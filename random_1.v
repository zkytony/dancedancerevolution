==> flow/design.v <==
module LFSR_8b(Q, Clock, Reset);
	input Clock, Reset;
	output [7:0] Q;
	parameter x1 = 7, x2 = 5, x3 = 4, x4 = 3;
	wire in;
	xnor (in, Q[x1], Q[x2], Q[x3], Q[x4]);
	D_FF dff0 (Q[0], in, Reset, Clock);
	D_FF dff1 (Q[1], Q[0], Reset, Clock);
	D_FF dff2 (Q[2], Q[1], Reset, Clock);
	D_FF dff3 (Q[3], Q[2], Reset, Clock);
	D_FF dff4 (Q[4], Q[3], Reset, Clock);
	D_FF dff5 (Q[5], Q[4], Reset, Clock);
	D_FF dff6 (Q[6], Q[5], Reset, Clock);
	D_FF dff7 (Q[7], Q[6], Reset, Clock);
endmodule 
module full_adder(Co, S, A, B, Ci);
	input A, B, Ci;
	output Co, S;
	wire sum;
	wire c_first, c_second;  
	half_adder first (c_first, sum, A, B);
	half_adder second (c_second, S, sum, Ci);
	or (Co, c_first, c_second);
endmodule
module half_adder(C, S, A, B);
	input A, B;
	output C, S;
	xor (S, A, B);  
	and (C, A, B);  
endmodule 
module random_1(press, Clock, Reset);  
	input Clock, Reset;
	output press;
	reg press;
	wire [7:0] rgen0;
	wire [7:0] rgen1;
	wire [8:0] sum;
	wire [8:0] carry;
	LFSR_8b lfsr1 (rgen0, Clock, Reset);
	LFSR_8b lfsr2 (rgen1, Clock, Reset);
	ten_bit_adder adder (carry, sum, rgen0, rgen1);
	always @(posedge Clock)
		if (carry[7] == 1'b1)
			begin
				press = 1'b1;
			end
		else
			begin
				press = 1'b0;
			end
endmodule
module ten_bit_adder(C, S, A, B);
	input [9:0] A;
	input [9:0] B;
	output [9:0] S;
	output [9:0] C;
	full_adder FA0 (C[0], S[0], A[0], B[0], 0);
	full_adder FA1 (C[1], S[1], A[1], B[1], C[0]);
	full_adder FA2 (C[2], S[2], A[2], B[2], C[1]);
	full_adder FA3 (C[3], S[3], A[3], B[3], C[2]);
	full_adder FA4 (C[4], S[4], A[4], B[4], C[3]);
	full_adder FA5 (C[5], S[5], A[5], B[5], C[4]);
	full_adder FA6 (C[6], S[6], A[6], B[6], C[5]);
	full_adder FA7 (C[7], S[7], A[7], B[7], C[6]);
	full_adder FA8 (C[8], S[8], A[8], B[8], C[7]);
	full_adder FA9 (C[9], S[9], A[9], B[9], C[8]);
endmodule 
module D_FF (q, d, reset, clk);
	output q;
	input d, reset, clk;
	reg q;  
	always @(posedge clk or posedge reset)
		if (reset)
			q = 0;  
		else
			q = d;  
endmodule 
module clock_divider (clock, divided_clocks);
	input clock;
	output [31:0] divided_clocks;
	reg [31:0] divided_clocks;
	initial
		divided_clocks = 0;
	always @(posedge clock)
		divided_clocks = divided_clocks + 1;
endmodule  
## From RTL to reports: random_1

What the tools print for random_1, step after step.
Line numbers count from 1 in the design file above.
Operators carry their Yosys type and port widths (W data, S select, Z words).
Library cell names are shortened.
The mark - stands for no value.

| inputs | value |
|---|---|
| top module | random_1 |
| clock input | Clock |
| cell library | sky130hd |
| corner | tt_025C_1v80 |

## After elaboration

Counts by Yosys on the flattened word-level netlist (proc, flatten, opt, wreduce; memories kept). Register bits leave out memories and registers merged into their read ports (data or address); mux counts leave out enables and synchronous resets folded into registers. Print and check cells are left out. Cells with the same type and inputs are merged into one.

| word-level totals | value |
|---|---|
| register bits | 17 |
| bits of input ports | 2 |
| output and inout port bits | 1 |
| cells after elaboration | 55 |

| cells by class | value |
|---|---|
| multiplexer cells | 1 |
| bitwise gates (word level) | 37 |

Operators by type and width:

| kind | count |
|---|---|
| $and A1 B1 Y1 | 15 |
| $xor A1 B1 Y1 | 13 |
| $or A1 B1 Y1 | 7 |
| $not A1 Y1 | 2 |
| $mux W1 | 1 |

## Logic depth

Longest topological path by Yosys (ltp), each cell counted once; first at word level (registers and memories cut), then after technology mapping (sequential cells cut; the memories' decode and read muxes count).

| logic depth | value |
|---|---|
| depth after elaboration | 16 |
| ABC_AREA | 0 |
| mapped depth | 4 |
| gate-level depth less buffers | 4 |

## After synthesis

Source: synth_stat.txt of the flow (Yosys; design flattened, memories mapped). It holds for the ABC_AREA given above (unset counts as 0); a run with the other value may have another netlist.

| synthesis totals | value |
|---|---|
| mapped cells | 40 |
| mapped area | 625.6 sq um |
| mapped flip-flops | 17 |

Cell types:

| type | count |
|---|---|
| dfrtp_1 | 16 |
| ha_1 | 7 |
| xnor2_1 | 6 |
| dfxtp_1 | 1 |
| a2111oi_2 | 1 |
| a21oi_1 | 2 |
| nand3_1 | 2 |
| o22a_1 | 1 |
| o21a_1 | 1 |
| nand4_1 | 1 |
| inv_1 | 1 |
| nand2_1 | 1 |

The figures by module come from a second, unflattened synthesis with its own total; it is not the netlist above.

| unflattened totals | value |
|---|---|
| cell total of the unflattened synthesis | 71 |
| area (unflattened synthesis) | 853.3 sq um |

Each row is one instance without its submodules.

Modules:

| module | instances | cells | area (sq um) | sequential area (sq um) |
|---|---|---|---|---|
| D_FF | 16 | 2 | 28.8 | 25.0 |
| half_adder | 20 | 1 | 12.5 | 0.0 |
| full_adder | 10 | 1 | 6.3 | 0.0 |
| LFSR_8b | 2 | 3 | 26.3 | 0.0 |
| random_1 | 1 | 2 | 23.8 | 20.0 |
| ten_bit_adder | 1 | 1 | 3.8 | 0.0 |

## Timing after synthesis

Path of least setup slack by OpenSTA after synthesis, without wires, with an ideal clock, recovery checks aside; 20% of the period is set as input and as output delay. Where synthesis merged equal registers, the netlist keeps one of their names.

| timing path post-synthesis | value |
|---|---|
| kind | flip-flop to flip-flop |
| from | reg lfsr1.dff5.q |
| to | reg press |
| clock period | 1.93 ns |
| library setup time | 0.117 ns |
| launch time at the first pin | 0.000 ns |
| data arrival time | 1.258 ns |
| required time | 1.813 ns |
| setup slack | 0.556 ns |
| path delay | 1.375 ns |
| stages | 5 |
| synthesis period reached | 1.374 ns |

"path delay" = arrival - input delay + setup time.
"stages": output pins that drive a net of the path, with the launching flip-flop's if there is one; two outputs of one cell count as two.
"synthesis period reached" is the clock period less the worst setup slack; recovery checks do not enter. This is arithmetic on one report: input and output delays are still those of the set period (20% each).
The rows between start and end are the longest chain of elaborated cells between them; the timing report does not say that the signal goes this way. Where chains are equally long, one stands for them.
Each line given opens the expression or statement behind the cell; cells for indexed reads and writes are added by Yosys, which also makes memories of some case tables.

| between the ends, post-synthesis | value |
|---|---|
| cell sequence | dfrtp_1 ha_1 a2111oi_2 nand2_1 o22a_1 |
| cells in the longest elaborated chain | 8 |

Ends and longest elaborated chain, post-synthesis:

| item | RTL line | text |
|---|---|---|
| start, declared | 69 | `output q;` |
| start, assigned | 74 | `q = 0;` |
| start, assigned | 76 | `q = d;` |
| $xor A1 B1 Y1 | 28 | `xor (S, A, B);` |
| $and A1 B1 Y1 | 29 | `and (C, A, B);` |
| $or A1 B1 Y1 | 23 | `or (Co, c_first, c_second);` |
| $and A1 B1 Y1 | 29 |  |
| $or A1 B1 Y1 | 23 |  |
| $and A1 B1 Y1 | 29 |  |
| $or A1 B1 Y1 | 23 |  |
| $mux W1 | 43 | `if (carry[7] == 1'b1)` |
| end, assigned | 45 | `press = 1'b1;` |
| end, assigned | 49 | `press = 1'b0;` |
| end, declared | 33 | `output press;` |

## Path in the finished layout

From the final timing report of record 2: the path of least setup slack in the routed layout; clock arrival at registers is part of the times.

| timing path after layout | value |
|---|---|
| kind | flip-flop to output port |
| from | reg press |
| to | out press |
| clock period | 2.46 ns |
| output delay | 0.49 ns |
| launch time at the first pin | 0.29 ns |
| data arrival time | 1.14 ns |
| required time | 1.97 ns |
| setup slack | 0.83 ns |
| stages | 2 |

| between the ends, after layout | value |
|---|---|
| cell sequence | dfxtp_1 clkdlybuf4s50_1 |
| cells in the longest elaborated chain | 0 |

Ends and longest elaborated chain, after layout:

| item | RTL line | text |
|---|---|---|
| start, declared | 33 | `output press;` |
| start, assigned | 45 | `press = 1'b1;` |
| start, assigned | 49 | `press = 1'b0;` |
| end, declared | 33 |  |

Ticket comment

Record of 2 stored runs of the RTL-to-layout flow on random_1, platform sky130hd. The runs are unordered. Constraints: input delay and output delay 20% of the set period each, output load 0.01 pF.
"reached clock period" = clock period - worst setup slack. The figure is calculated, with input and output delays left at 20% of the set period.
By "critical setup path time" is meant the share of the clock period that the worst setup path is allowed (20% is reserved at inputs, 20% at outputs), minus its slack. Clock arrival times at its registers enter into it.
By "total design power" is meant OpenSTA's value without simulated activity: inputs other than the clock are taken to toggle once in ten clock periods, and the tool carries that through the logic.

## Record 1

==> flow/run.sh <==
#!/bin/bash
# the make line also repeats the synthesis and layout settings of config.mk as NAME=value (left out here)
make -C /OpenROAD-flow-scripts/flow DESIGN_CONFIG=/design/flow/config.mk WORK_HOME=/design/flow/orfs CLKGATE_MAP_FILE= finish
==> flow/config.mk <==
export PLATFORM = sky130hd
export DESIGN_NAME = random_1
export DESIGN_NICKNAME = random_1
export VERILOG_FILES = /design/flow/design.v
export SDC_FILE = /design/flow/constraint.sdc
export NUM_CORES = 4
export LEC_CHECK = 0
export ABC_AREA = 0
export CAP_MARGIN = 0
export CORE_MARGIN = 2
export CORE_UTILIZATION = 67
export GPL_TIMING_DRIVEN = 1
export MAX_ROUTING_LAYER = met5
export PLACE_DENSITY = 0.39
export SETUP_SLACK_MARGIN = -0.26
export SLEW_MARGIN = 20
==> flow/constraint.sdc <==
create_clock -name core_clock -period 2.79 [get_ports {Clock}]
set_input_delay 0.5580 -clock core_clock [delete_from_list [all_inputs] [get_ports {Clock}]]
set_output_delay 0.5580 -clock core_clock [all_outputs]
set_load 0.01 [all_outputs]

Record 1: not finished: floorplanning ended with error PDN-0185

## Record 2

==> flow/run.sh <==
#!/bin/bash
# the make line also repeats the synthesis and layout settings of config.mk as NAME=value (left out here)
make -C /OpenROAD-flow-scripts/flow DESIGN_CONFIG=/design/flow/config.mk WORK_HOME=/design/flow/orfs CLKGATE_MAP_FILE= finish
==> flow/config.mk <==
export PLATFORM = sky130hd
export DESIGN_NAME = random_1
export DESIGN_NICKNAME = random_1
export VERILOG_FILES = /design/flow/design.v
export SDC_FILE = /design/flow/constraint.sdc
export NUM_CORES = 4
export LEC_CHECK = 0
export CAP_MARGIN = 20
export CELL_PAD_IN_SITES_DETAIL_PLACEMENT = 1
export CORE_MARGIN = 6
export CORE_UTILIZATION = 30
export HOLD_SLACK_MARGIN = -0.05
export MAX_ROUTING_LAYER = met5
export PLACE_DENSITY_LB_ADDON = 0.03
export SETUP_SLACK_MARGIN = 0.22
export SLEW_MARGIN = 20
==> flow/constraint.sdc <==
create_clock -name core_clock -period 2.46 [get_ports {Clock}]
set_input_delay 0.4920 -clock core_clock [delete_from_list [all_inputs] [get_ports {Clock}]]
set_output_delay 0.4920 -clock core_clock [all_outputs]
set_load 0.01 [all_outputs]

| result of record 2 | value |
|---|---|
| critical setup path time | 1.14 ns |
| class of the worst setup path | flip-flop to output port |
| summed negative setup slack | 0.000 ns |
| worst hold slack in the final report | 0.395 ns |
| cell area after synthesis | 625.6 sq um |
| standard-cell area after routing | 706.9 sq um |
| die outline area | 3325.2 sq um |
| reached clock period | 1.633 ns |
| total design power | 0.4393 mW |
| post-route utilization | 38.4% |
| lowest setup slack | 0.827 ns |
