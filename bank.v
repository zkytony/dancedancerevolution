==> flow/design.v <==
module L0(Clock, Reset, BL, KEY, TOP_POS, lighton, pt);
	input Clock, Reset, BL, KEY;
	input [2:0] TOP_POS;   
	output lighton;  
	output signed [3:0] pt;  
	wire [1:0] PS;
	reg [1:0] NS;
	reg lighton;
	reg [3:0] pt;
	parameter [1:0] OFF = 2'b00, ON = 2'b01, PRESS = 2'b10;
	parameter [2:0] no_light_on = 3'b000, _0 = 3'b001, _1 = 3'b010, _2 = 3'b011, _3 = 3'b100, _4 = 3'b101;
	parameter signed [3:0] no_point = 4'b0000, plus_one = 4'b0001, plus_two = 4'b0010, neg_two = 4'b1110;
	always @(BL or KEY or TOP_POS or PS)
		case (PS)
			OFF:
				if (BL == 1'b1 && (KEY == 1'b0 || !(TOP_POS == no_light_on))) NS = ON;  
				else NS = OFF;  
			ON:
				if (BL == 1'b1 && (KEY == 1'b0 || !(TOP_POS == no_light_on))) NS = ON;  
				else if (BL == 1'b1 && (KEY == 1'b1 && (TOP_POS == no_light_on))) NS = PRESS;
				else NS = OFF;
			PRESS:
				NS = OFF;  
			default:
				NS = 2'bxx;
		endcase 
	always @(PS)
		case (PS)
			OFF:
				begin
					lighton = 1'b0;
					pt = no_point;
				end
			ON:
				begin
					lighton = 1'b1;
					pt = no_point;
				end
			PRESS:
				begin
					lighton = 1'b0;
					pt = neg_two;
				end
			default:
				begin
					lighton = 1'bx;
					pt = 2'bxx;
				end
		endcase
	D_FF dff0 (PS[0], NS[0], Reset, Clock);
	D_FF dff1 (PS[1], NS[1], Reset, Clock);
endmodule
module test_L0;
	reg clk, reset, bl, key;
	reg [2:0] top_pos;
	wire lit;
	wire [1:0] pt;
	parameter cc = 10;
	L0 L (clk, reset, bl, key, top_pos, lit, pt);
	always
		#cc clk = ~clk;
	always
		#(2*cc) top_pos = top_pos + 1;
	always
		#(4*cc) bl = ~bl;
	always
		#(5*cc) key = ~key;
	initial
	begin
		reset = 1;
		clk = 0;
		top_pos = 3'b000;
		bl = 0;
		key = 0;
		#cc reset = 0;
	end
endmodule 
module L1(Clock, Reset, BL, KEY, TOP_POS, lighton, pt);
	input Clock, Reset, BL, KEY;
	input [2:0] TOP_POS;   
	output lighton;  
	output signed [3:0] pt;  
	wire [1:0] PS;
	reg [1:0] NS;
	reg lighton;
	reg [3:0] pt;
	parameter [1:0] OFF = 2'b00, ON = 2'b01, PRESS = 2'b10;
	parameter [2:0] no_light_on = 3'b000, _0 = 3'b001, _1 = 3'b010, _2 = 3'b011, _3 = 3'b100, _4 = 3'b101;
	parameter signed [3:0] no_point = 4'b0000, plus_one = 4'b0001, plus_two = 4'b0010, neg_two = 4'b1110;
	always @(BL or KEY or TOP_POS or PS)
		case (PS)
			OFF:
				if (BL == 1'b1 && (KEY == 1'b0 || !(TOP_POS == _0))) NS = ON;  
				else if (BL == 1'b1 && (KEY == 1'b1 && (TOP_POS == _0))) NS = PRESS;
				else NS = OFF;  
			ON:
				if (BL == 1'b1 && (KEY == 1'b0 || !(TOP_POS == _0))) NS = ON;  
				else if (BL == 1'b1 && (KEY == 1'b1 && (TOP_POS == _0))) NS = PRESS;
				else NS = OFF;
			PRESS:
				NS = OFF;  
			default:
				NS = 2'bxx;
		endcase 
	always @(PS)
		case (PS)
			OFF:
				begin
					lighton = 1'b0;
					pt = no_point;
				end
			ON:
				begin
					lighton = 1'b1;
					pt = no_point;
				end
			PRESS:
				begin
					lighton = 1'b0;
					pt = neg_two;
				end
			default:
				begin
					lighton = 1'bx;
					pt = 2'bxx;
				end
		endcase
	D_FF dff0 (PS[0], NS[0], Reset, Clock);
	D_FF dff1 (PS[1], NS[1], Reset, Clock);
endmodule
module test_L1;
	reg clk, reset, bl, key;
	reg [2:0] top_pos;
	wire lit;
	wire [1:0] pt;
	parameter cc = 10;
	L1 L (clk, reset, bl, key, top_pos, lit, pt);
	always
		#cc clk = ~clk;
	always
		#(2*cc) top_pos = top_pos + 1;
	always
		#(5*cc) bl = ~bl;
	always
		#(5*cc) key = ~key;
	initial
	begin
		reset = 1;
		clk = 0;
		top_pos = 3'b000;
		bl = 0;
		key = 0;
		#cc reset = 0;
	end
endmodule 
module L2(Clock, Reset, BL, KEY, TOP_POS, lighton, pt);
	input Clock, Reset, BL, KEY;
	input [2:0] TOP_POS;   
	output lighton;  
	output signed [3:0] pt;  
	wire [1:0] PS;
	reg [1:0] NS;
	reg lighton;
	reg [3:0] pt;
	parameter [1:0] OFF = 2'b00, ON = 2'b01, PRESS = 2'b10;
	parameter [2:0] no_light_on = 3'b000, _0 = 3'b001, _1 = 3'b010, _2 = 3'b011, _3 = 3'b100, _4 = 3'b101;
	parameter signed [3:0] no_point = 4'b0000, plus_one = 4'b0001, plus_two = 4'b0010, neg_two = 4'b1110;
	always @(BL or KEY or TOP_POS or PS)
		case (PS)
			OFF:
				if (BL == 1'b1 && (KEY == 1'b0 || !(TOP_POS == _1))) NS = ON;  
				else if (BL == 1'b1 && (KEY == 1'b1 && (TOP_POS == _1))) NS = PRESS;
				else NS = OFF;  
			ON:
				if (BL == 1'b1 && (KEY == 1'b0 || !(TOP_POS == _1))) NS = ON;  
				else if (BL == 1'b1 && (KEY == 1'b1 && (TOP_POS == _1))) NS = PRESS;
				else NS = OFF;
			PRESS:
				NS = OFF;  
			default:
				NS = 2'bxx;
		endcase 
	always @(PS)
		case (PS)
			OFF:
				begin
					lighton = 1'b0;
					pt = no_point;
				end
			ON:
				begin
					lighton = 1'b1;
					pt = no_point;
				end
			PRESS:
				begin
					lighton = 1'b0;
					pt = plus_one;
				end
			default:
				begin
					lighton = 1'bx;
					pt = 2'bxx;
				end
		endcase
	D_FF dff0 (PS[0], NS[0], Reset, Clock);
	D_FF dff1 (PS[1], NS[1], Reset, Clock);
endmodule
module test_L2;
	reg clk, reset, bl, key;
	reg [2:0] top_pos;
	wire lit;
	wire [1:0] pt;
	parameter cc = 10;
	L2 L (clk, reset, bl, key, top_pos, lit, pt);
	always
		#cc clk = ~clk;
	always
		#(2*cc) top_pos = top_pos + 1;
	always
		#(5*cc) bl = ~bl;
	always
		#(5*cc) key = ~key;
	initial
	begin
		reset = 1;
		clk = 0;
		top_pos = 3'b000;
		bl = 0;
		key = 0;
		#cc reset = 0;
	end
endmodule 
module L3(Clock, Reset, BL, KEY, TOP_POS, lighton, pt);
	input Clock, Reset, BL, KEY;
	input [2:0] TOP_POS;   
	output lighton;  
	output signed [3:0] pt;  
	wire [1:0] PS;
	reg [1:0] NS;
	reg lighton;
	reg [3:0] pt;
	parameter [1:0] OFF = 2'b00, ON = 2'b01, PRESS = 2'b10;
	parameter [2:0] no_light_on = 3'b000, _0 = 3'b001, _1 = 3'b010, _2 = 3'b011, _3 = 3'b100, _4 = 3'b101;
	parameter signed [3:0] no_point = 4'b0000, plus_one = 4'b0001, plus_two = 4'b0010, neg_two = 4'b1110;
	always @(BL or KEY or TOP_POS or PS)
		case (PS)
			OFF:
				if (BL == 1'b1 && (KEY == 1'b0 || !(TOP_POS == _2))) NS = ON;  
				else if (BL == 1'b1 && (KEY == 1'b1 && (TOP_POS == _2))) NS = PRESS;
				else NS = OFF;  
			ON:
				if (BL == 1'b1 && (KEY == 1'b0 || !(TOP_POS == _2))) NS = ON;  
				else if (BL == 1'b1 && (KEY == 1'b1 && (TOP_POS == _2))) NS = PRESS;
				else NS = OFF;
			PRESS:
				NS = OFF;  
			default:
				NS = 2'bxx;
		endcase 
	always @(PS)
		case (PS)
			OFF:
				begin
					lighton = 1'b0;
					pt = no_point;
				end
			ON:
				begin
					lighton = 1'b1;
					pt = no_point;
				end
			PRESS:
				begin
					lighton = 1'b0;
					pt = plus_two;
				end
			default:
				begin
					lighton = 1'bx;
					pt = 2'bxx;
				end
		endcase
	D_FF dff0 (PS[0], NS[0], Reset, Clock);
	D_FF dff1 (PS[1], NS[1], Reset, Clock);
endmodule
module test_L3;
	reg clk, reset, bl, key;
	reg [2:0] top_pos;
	wire lit;
	wire [1:0] pt;
	parameter cc = 10;
	L3 L (clk, reset, bl, key, top_pos, lit, pt);
	always
		#cc clk = ~clk;
	always
		#(2*cc) top_pos = top_pos + 1;
	always
		#(5*cc) bl = ~bl;
	always
		#(5*cc) key = ~key;
	initial
	begin
		reset = 1;
		clk = 0;
		top_pos = 3'b000;
		bl = 0;
		key = 0;
		#cc reset = 0;
	end
endmodule 
module L4(Clock, Reset, BL, KEY, TOP_POS, lighton, pt);
	input Clock, Reset, BL, KEY;
	input [2:0] TOP_POS;   
	output lighton;  
	output signed [3:0] pt;  
	wire [1:0] PS;
	reg [1:0] NS;
	reg lighton;
	reg [3:0] pt;
	parameter [1:0] OFF = 2'b00, ON = 2'b01, PRESS = 2'b10, BAD = 2'b11;
	parameter [2:0] no_light_on = 3'b000, _0 = 3'b001, _1 = 3'b010, _2 = 3'b011, _3 = 3'b100, _4 = 3'b101;
	parameter signed [3:0] no_point = 4'b0000, plus_one = 4'b0001, plus_two = 4'b0010, neg_two = 4'b1110;
	always @(BL or KEY or TOP_POS or PS)
		case (PS)
			OFF:
				if (BL == 1'b1 && (KEY == 1'b0 || !(TOP_POS == _3))) NS = ON;  
				else if (BL == 1'b1 && (KEY == 1'b1 && (TOP_POS == _3))) NS = PRESS;
				else NS = OFF;  
			ON:
				if (BL == 1'b1 && (KEY == 1'b0 || !(TOP_POS == _3))) NS = ON;  
				else if (BL == 1'b1 && (KEY == 1'b1 && (TOP_POS == _3))) NS = PRESS;
				else NS = BAD;
			PRESS:
				NS = OFF;  
			BAD:
				if (BL && ~(KEY && (TOP_POS == _3))) NS = ON;  
				else if (BL && (KEY && (TOP_POS == _3))) NS = PRESS;
				else NS = OFF;  
			default:
				NS = 2'bxx;
		endcase 
	always @(PS)
		case (PS)
			OFF:
				begin
					lighton = 1'b0;
					pt = no_point;
				end
			ON:
				begin
					lighton = 1'b1;
					pt = no_point;
				end
			PRESS:
				begin
					lighton = 1'b0;
					pt = plus_one;
				end
			BAD:
				begin
					lighton = 1'b0;
					pt = neg_two;
				end
			default:
				begin
					lighton = 1'bx;
					pt = 2'bxx;
				end
		endcase
	D_FF dff0 (PS[0], NS[0], Reset, Clock);
	D_FF dff1 (PS[1], NS[1], Reset, Clock);
endmodule
module test_L4;
	reg clk, reset, bl, key;
	reg [2:0] top_pos;
	wire lit;
	wire [1:0] pt;
	parameter cc = 10;
	L4 L (clk, reset, bl, key, top_pos, lit, pt);
	always
		#cc clk = ~clk;
	always
		#(2*cc) top_pos = top_pos + 1;
	always
		#(5*cc) bl = ~bl;
	always
		#(5*cc) key = ~key;
	initial
	begin
		reset = 1;
		clk = 0;
		top_pos = 3'b000;
		bl = 0;
		key = 0;
		#cc reset = 0;
	end
endmodule 
module bank(Clock, Reset, KEY, LED, Ren, pt);
	input Clock, Reset, KEY, Ren;
	output [4:0] LED;
	output signed [3:0] pt;
	wire [3:0] pt_code0, pt_code1, pt_code2, pt_code3, pt_code4;
	score sc (pt, pt_code0, pt_code1, pt_code2, pt_code3, pt_code4);
	wire [2:0] top_code;
	encode_top et (LED, top_code);
	L0 light_0 (Clock, Reset, Ren, ~KEY, top_code, LED[0], pt_code0);
	L1 light_1 (Clock, Reset, LED[0], ~KEY, top_code, LED[1], pt_code1);
	L2 light_2 (Clock, Reset, LED[1], ~KEY, top_code, LED[2], pt_code2);
	L3 light_3 (Clock, Reset, LED[2], ~KEY, top_code, LED[3], pt_code3);
	L4 light_4 (Clock, Reset, LED[3], ~KEY, top_code, LED[4], pt_code4);
endmodule 
module test_bank;
	reg clk, Reset, KEY;
	reg Ren;
	reg [4:0] clk_SPD;
	wire [4:0] LED;
	wire [2:0] top_code;
	bank_0 bk (clk, Reset, KEY, clk_SPD, LED, top_code);
	parameter cc = 10;
	always
		#cc clk = ~clk;
	always
		#(5*cc) KEY = ~KEY;
	always
		#(7*cc) Ren = ~Ren;
	initial
	begin
		Reset = 1;
		clk = 0;
		KEY = 0;
		Ren = 0;
		#cc Reset = 0;
	end
endmodule 
module encode_top(L, O);
	input [4:0] L;
	output [2:0] O;
	assign O[2] = L[3] | L[4];
	assign O[1] = ~L[3] & ~L[4] & (L[2] | L[1]);
	assign O[0] = ~L[3] & ~L[4] & (L[0] & ~L[1] | L[2]) | L[4];
endmodule
module test_encoder;
	reg clk;
	reg [4:0] l;
	wire [2:0] o;
	encode_top e (l, o);
	parameter cc = 10;
	always
		#cc clk = ~clk;
	always
		#cc l = l + 1;
	initial
	begin
		clk = 0;
		l = 0;
	end
endmodule 
module score(select, pt_0, pt_1, pt_2, pt_3, pt_4);
	input [3:0] pt_0, pt_1, pt_2, pt_3, pt_4;
	output [3:0] select;
	or (select[0], pt_0[0], pt_1[0], pt_2[0], pt_3[0], pt_4[0]);
	or (select[1], pt_0[1], pt_1[1], pt_2[1], pt_3[1], pt_4[1]);
	or (select[2], pt_0[2], pt_1[2], pt_2[2], pt_3[2], pt_4[2]);
	or (select[3], pt_0[3], pt_1[3], pt_2[3], pt_3[3], pt_4[3]);
endmodule 
module D_FF (q, d, reset, clk);
	output q;
	input d, reset, clk;
	reg q;  
	always @(posedge clk or posedge reset)
		if (reset)
			q = 0;  
		else
			q = d;  
endmodule 
module clock_divider (clock, divided_clocks);
	input clock;
	output [31:0] divided_clocks;
	reg [31:0] divided_clocks;
	initial
		divided_clocks = 0;
	always @(posedge clock)
		divided_clocks = divided_clocks + 1;
endmodule  
; From RTL to reports: bank
; What the tools print for bank, step after step.
; Line numbers count from 1 in the design file above.
; Library cell names are shortened.
; Not given: --
[inputs]
top = bank
clock_port = Clock
library = sky130hd
corner = tt_025C_1v80

; After elaboration
; Counts by Yosys on the flattened word-level netlist (proc, flatten, opt, wreduce; memories kept). Register bits leave out memories and registers merged into their read ports (data or address); mux counts leave out enables and synchronous resets folded into registers. Print and check cells are left out. Cells with the same type and inputs are merged into one.
[op_classes]
eq_ne = 15
mux = 29
bitwise = 29
reduce_logical = 42
[op_table]
columns = op, count
row1 = 2-to-1 mux 2 bit, 12
row2 = parallel mux 2 bit (select 2 bit), 5
row3 = OR reduction 2 bit, 9
row4 = OR 1 bit, 16
row5 = logical AND 1 bit, 16
row6 = parallel mux 4 bit (select 2 bit), 2
row7 = equality test 2 bit (second input constant), 6
row8 = parallel mux 4 bit (select 3 bit), 1
row9 = equality test 2 x 1 -> 1 bit (second input constant), 5
row10 = logical NOT 2 bit, 5
row11 = parallel mux 1 bit (select 2 bit), 5
row12 = parallel mux 2 bit (select 4 bit), 1
row13 = equality test 3 x 2 -> 1 bit (second input constant), 2
row14 = parallel mux 2 bit (select 3 bit), 1
row15 = logical OR 1 bit, 5
row16 = inverter 1 bit, 5
row17 = logical NOT 1 bit, 5
row18 = bitwise AND 1 bit, 4
row19 = OR 1 bit (second input constant), 4
row20 = equality test 3 x 1 -> 1 bit (second input constant), 1
row21 = equality test 3 bit (second input constant), 1
row22 = logical NOT 3 bit, 1
row23 = OR reduction 3 bit, 1
row24 = 2-to-1 mux 1 bit, 2
[word_totals]
register_bits = 10
output_inout_bits = 9

; Depth
; Depth = most cells in a row (Yosys ltp): at word level without a register or memory, in the mapped netlist without a sequential cell, where the memories' decode and read muxes count.
[logic_depth]
ltp_word = 14
abc_area = 0
ltp_mapped = 4
depth_no_buf = 4

; Synthesis result
; Yosys stat after the flow's synthesis: flattened, memories mapped to cells. It holds for the ABC_AREA given above (unset counts as 0); a run with the other value may have another netlist.
[mapped]
cells = 54
mapped_area_mm2 = 0.0005418
seq_area_mm2 = 0.0002502
flip_flops = 10
[types]
columns = cell_type, count
row1 = dfrtp_1, 10
row2 = buf_4, 6
row3 = ha_1, 3
row4 = nand2b_1, 4
row5 = inv_1, 5
row6 = nand2b_4, 1
row7 = nor2b_1, 2
row8 = clkbuf_1, 3
row9 = nand2_1, 3
row10 = o221a_2, 1
row11 = nand3_2, 1
row12 = nor3_1, 2
row13 = o21ba_2, 1
row14 = a211o_1, 1
row15 = and3b_1, 1
row16 = nand3b_1, 1
row17 = nor2_1, 2
row18 = nor3b_1, 1
; Not listed: further types 6, cells in them 6.
; The figures by module come from a second, unflattened synthesis with its own total; it is not the netlist above.
[hier_totals]
hier_cells = 96
hier_area_mm2 = 0.0007845
; Each row is one instance without its submodules.
[by_module]
columns = module, n_inst, n_cells, area_mm2, mod_seq_area_mm2
row1 = D_FF, 10, 2, 0.0000288, 0.000025
row2 = L0, 1, 15, 0.0001251, 0
row3 = L4, 1, 15, 0.0000901, 0
row4 = L1, 1, 9, 0.0000688, 0
row5 = L2, 1, 9, 0.0000651, 0
row6 = L3, 1, 9, 0.0000626, 0
row7 = (no name shown), 1, 12, 0.00005, 0
row8 = encode_top, 1, 6, 0.0000313, 0
row9 = bank, 1, 1, 0.0000038, 0

; Timing after synthesis
; Path of least setup slack by OpenSTA after synthesis, without wires, with an ideal clock, recovery checks aside; 20% of the period is set as input and as output delay. Where synthesis merged equal registers, the netlist keeps one of their names.
[synth_timing]
path_kind = reg-to-output
startpoint = register light_0.dff1.q
endpoint = output port pt[1]
period_ns = 1.26
t_arrival_ns = 1.091
setup_slack_ns = -0.083
path_delay_ns = 1.091
stages = 4
period_less_setup_slack_ns = 1.343
; "path_delay_ns" is the arrival time less input delay plus setup time.
; At an output port there is no setup time.
; "stages" counts driving pins, that of a launching flip-flop among them; a cell with two outputs on the path counts twice.
; "period_less_setup_slack_ns" = period - worst setup slack (recovery checks aside). The figure is calculated, with input and output delays left at 20% of the set period.
; The rows between start and end are the longest chain of elaborated cells between them; the timing report does not say that the signal goes this way. Where chains are equally long, one stands for them.
; Each line given opens the expression or statement behind the cell; cells for indexed reads and writes are added by Yosys, which also makes memories of some case tables.
[synth_via]
cell_sequence = dfrtp_1 ha_1 a211o_1 nand2b_1
elab_chain_len = 7
[synth_rtl]
columns = element, line
row1 = from (decl), 468  ; output q;
row2 = from (assign), 473  ; q = 0;
row3 = from (assign), 475  ; q = d;
row4 = logical NOT 2 bit, 28  ; case (PS)
row5 = OR reduction 2 bit, --
row6 = parallel mux 4 bit (select 2 bit), 28
row7 = OR 1 bit x4, 463  ; or (select[1], pt_0[1], pt_1[1], pt_2[1], pt_3[1], pt_4[1]);
row8 = to (decl), 402  ; output signed [3:0] pt;
; Some nets on the timed path still bear RTL names; the line given drives or declares the net.
[synth_nets]
columns = net, line
row1 = pt[2], 464  ; or (select[2], pt_0[2], pt_1[2], pt_2[2], pt_3[2], pt_4[2]);

; Worst path after layout
; From the final timing report of run A: the path of least setup slack in the routed layout; clock arrival at registers is part of the times.
[layout_timing]
path_kind = reg-to-output
startpoint = register light_0.dff1.q
endpoint = output port pt[1]
period_ns = 1.59
t_arrival_ns = 1.36
setup_slack_ns = -0.09
stages = 5
; The rows between start and end are the longest chain of elaborated cells between them; the timing report does not say that the signal goes this way. Where chains are equally long, one stands for them.
[layout_via]
cell_sequence = dfrtp_1 ha_4 a211o_1 nand2b_4 buf_6
elab_chain_len = 7
[layout_rtl]
columns = element, line
row1 = from (decl), 468  ; output q;
row2 = from (assign), 473  ; q = 0;
row3 = from (assign), 475  ; q = d;
row4 = logical NOT 2 bit, 28  ; case (PS)
row5 = OR reduction 2 bit, --
row6 = parallel mux 4 bit (select 2 bit), 28
row7 = OR 1 bit x4, 463  ; or (select[1], pt_0[1], pt_1[1], pt_2[1], pt_3[1], pt_4[1]);
row8 = to (decl), 402  ; output signed [3:0] pt;

; Measured results for bank: 2 stored runs of the Yosys and OpenROAD flow on sky130hd. The settings differ; the order carries no meaning. The constraints put input and output delay at 20% of the set period each and load the outputs with 0.01 pF.
; By "timing.worst_path_ns" is meant the share of the clock period that the worst setup path is allowed (20% is reserved at inputs, 20% at outputs), minus its slack. Clock arrival times at its registers enter into it.
; By "final_power_mw" is meant OpenSTA's value without simulated activity: inputs other than the clock are taken to toggle once in ten clock periods, and the tool carries that through the logic.

[run A: settings]
period_ns = 1.59
CORE_UTILIZATION = 44
SETUP_SLACK_MARGIN = 0.43
PLACE_DENSITY_LB_ADDON = 0.08
ABC_AREA = 0
GPL_TIMING_DRIVEN = 0
GPL_ROUTABILITY_DRIVEN = 0
CTS_CLUSTER_SIZE = 94
CTS_CLUSTER_DIAMETER = 345
CAP_MARGIN = 35
CORE_MARGIN = 2
SLEW_MARGIN = 20
[run A: results]
finalUtil_pct = 80.9
setupTns_ns = -0.186
die_footprint_mm2 = 0.001528
final_power_mw = 1.549
yosys_chip_area_mm2 = 0.0005418
timing.setup.ws_ns = -0.090
timing.worst_path_ns = 1.36
path_kind = reg-to-output

[run B: settings]
period_ns = 1.41
SETUP_SLACK_MARGIN = 0.07
CAP_MARGIN = 20
CORE_MARGIN = 2
CORE_UTILIZATION = 40
SLEW_MARGIN = 20
[run B: results]
die_footprint_mm2 = 0.0016646
yosys_chip_area_mm2 = 0.0005418
timing.setup.ws_ns = -0.218
setupTns_ns = -0.582
final_power_mw = 1.563
finalUtil_pct = 66.0
timing.worst_path_ns = 1.35
path_kind = reg-to-output
